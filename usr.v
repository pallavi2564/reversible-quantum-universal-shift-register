==> flow/design.v <==
`timescale 1ns / 1ps
module dff(
    input clk,
    input d,
    output reg qn1,
    output reg qn2
);
reg b1, b2, b3, g, qn, c3;
always @(posedge clk) begin
    b1 <= clk;
    b2 <= (~clk & d) | (clk & qn);
    b3 <= (~clk & qn) | (clk & d);
    qn <= b3;
    c3 <= (~b1 & qn) | (b1 & qn2);
     g <= (~b1 & qn2) | (b1 & qn);
    qn2 <= g;    
    qn1<= g;   
end
endmodule
`timescale 1ns / 1ps
module mux2(
input a1,a2,a3,output s,b2,y0
    );
    assign s=a1;
    assign y0=(~a1&a2)|(a1&a3);
    assign b2=(~a1&a3)|(a1&a2);
endmodule
`timescale 1ns / 1ps
 module mux4( input i0,i1,i2,i3,s0,s1, output y     );    
 wire o1,o2,y3,y1,y2,g1,g2,g3;   
 mux2 m1(s0,i0,i1,y1,g1,o1);  
 mux2 m2(y1,i2,i3,y3,g2,o2);  
 mux2 m3(s1,o2,o1,y2,g3,y); 
 endmodule
`timescale 1ns / 1ps
module usr(input [3:0]i,
input clk ,
input  [1:0]select,
  input s_left,  
  input s_right ,
  output [3:0]q);
wire r[3:0];
wire b[3:0];
mux4 t4(q[0],q[1],s_left,i[0],select[0],select[1],b[0]);
mux4 t3(q[1],q[2],q[0],i[1],select[0],select[1],b[1]);
mux4 t2(q[2],q[3],q[1],i[2],select[0],select[1],b[2]);
mux4 t1(q[3],s_right,q[2],i[3],select[0],select[1],b[3]);
dff d4(clk,b[0],r[0],q[0]);
dff d3(clk,b[1],r[1],q[1]);
dff d2(clk,b[2],r[2],q[2]);
dff d1(clk,b[3],r[3],q[3]);
endmodule
# Step by step through the tools: usr
# What the tools print for usr, step after step.
# Lines are those of the file above, counted from 1.
# Operators carry their Yosys type and port widths (W data, S select, Z words).
# A cell with - has no value.
[design]
top = "usr"
clock = "clk"
cell_library = "sky130hd"
pvt_corner = "tt_025C_1v80"

# Word level
# Counts by Yosys on the flattened word-level netlist (proc, flatten, opt, wreduce). Print and check cells are left out. Cells with the same type and inputs are merged into one.
[classes]
reduce_logical = 0
bitwise = 61
n_addsub = 0
compare = 0
div_mod_pow = 0
eq_ne = 0
shifts = 0
n_mul = 0
muxes = 0
[ops]
columns = ["operator", "n"]
rows = [
  ["$and A1 B1 Y1", 37],
  ["$or A1 B1 Y1", 20],
  ["$not A1 Y1", 4],
]
[word_totals]
reg_bits = 17
wordCells = 78
n_memories = 0
rom_bits = 0
latch_bits = 0
clocked_rd_ports_x_width = 0
in_bits = 9
ramBits = 0
out_inout_bits = 4

# Longest topological paths
# Depth = most cells in a row (Yosys ltp): at word level without a register or memory, in the mapped netlist without a sequential cell, where the memories' decode and read muxes count.
[depth]
depth_word = 7
abc_area = 0
mapped_depth = 4
mapped_depth_nobuf = 3

# Mapped cells and area
# Source: synth_stat.txt of the flow (Yosys; design flattened, memories mapped). It holds for the ABC_AREA given above (unset counts as 0); a run with the other value may have another netlist.
# Totals and module areas in this step are rounded.
[synth_totals]
mapped_area_um2 = 569.3
buf_cells = 5
ffs = 17
cells = 47
[types]
columns = ["cell", "n", "area_total_um2"]
rows = [
  ["sky130_fd_sc_hd__dfxtp_1", 17, 340.326],
  ["sky130_fd_sc_hd__mux2_2", 4, 45.043],
  ["sky130_fd_sc_hd__a211oi_1", 4, 30.029],
  ["sky130_fd_sc_hd__buf_4", 4, 30.029],
  ["sky130_fd_sc_hd__mux2i_1", 2, 20.019],
  ["sky130_fd_sc_hd__nand2b_1", 3, 18.768],
  ["sky130_fd_sc_hd__nor2b_2", 2, 17.517],
  ["sky130_fd_sc_hd__o221ai_1", 2, 17.517],
  ["sky130_fd_sc_hd__buf_6", 1, 11.261],
  ["sky130_fd_sc_hd__a21oi_1", 2, 10.01],
  ["sky130_fd_sc_hd__nor3_1", 2, 10.01],
  ["sky130_fd_sc_hd__and2b_1", 1, 7.507],
  ["sky130_fd_sc_hd__nor2_1", 2, 7.507],
  ["sky130_fd_sc_hd__nand2_1", 1, 3.754],
]
# By module: a second synthesis without flattening, with its own total; a netlist apart from the flattened one above.
[hier_totals]
hier_cells = 68
hier_area_um2 = 895.9
# Each row is one instance without its submodules.
[by_module]
columns = ["mod", "cells", "seq_area_um2", "n_inst", "area_um2"]
rows = [
  ["dff", 8, 100.1, 4, 133.9],
  ["mux2", 3, 0.0, 12, 30.0],
  ["mux4", 0, 0.0, 4, 0.0],
  ["usr", 0, 0.0, 1, 0.0],
]

# Record of 2 stored runs of the RTL-to-layout flow on usr, platform sky130hd. The runs are unordered. Constraints: input delay and output delay 20% of the set period each, output load 0.01 pF.
# "period_less_ws_ns" = clock period - worst setup slack. The figure is calculated, with input and output delays left at 20% of the set period.
# "worstPathTime_ns": the worst setup path's part of the clock period (all of it between registers, 20% less for each end at a port) less its slack. A launch clock that arrives late makes it longer, a capture clock that arrives late makes it shorter.
# By "power.total_mw" is meant OpenSTA's value without simulated activity: inputs other than the clock are taken to toggle once in ten clock periods, and the tool carries that through the logic.
# Values from the reports are rounded here.

[[run]]
name = "stored run 1"
[run.settings]
period_ns = 0.711
CORE_UTILIZATION = 52
SETUP_SLACK_MARGIN = 0.01
PLACE_DENSITY_LB_ADDON = 0.13
CORE_ASPECT_RATIO = 1.82
CORE_MARGIN = 9
CELL_PAD_IN_SITES_GLOBAL_PLACEMENT = 3
CELL_PAD_IN_SITES_DETAIL_PLACEMENT = 1
TNS_END_PERCENT = 70
CTS_CLUSTER_DIAMETER = 223
CAP_MARGIN = 20
SLEW_MARGIN = 20
[run.results]
outcome = "no final report: floorplanning broke off with PDN-0185"

[[run]]
name = "stored run 2"
[run.settings]
period_ns = 0.628
CORE_UTILIZATION = 35
PLACE_DENSITY = 0.37
CELL_PAD_IN_SITES_GLOBAL_PLACEMENT = 1
TNS_END_PERCENT = 70
GPL_TIMING_DRIVEN = 0
CAP_MARGIN = 35
SLEW_MARGIN = 0
CORE_MARGIN = 2
[run.results]
tns_setup_ns = -4.161
synthesis_area_um2 = 569.3
design.die.area_um2 = 1965
ws_hold_ns = -0.096
power.total_mw = 3.729
util_frac = 0.652
period_less_ws_ns = 1.081
worstPathTime_ns = 0.96
worstPathKind = "register to output"
layout_stdcell_area_um2 = 993.5
worstSetupSlack_ns = -0.453
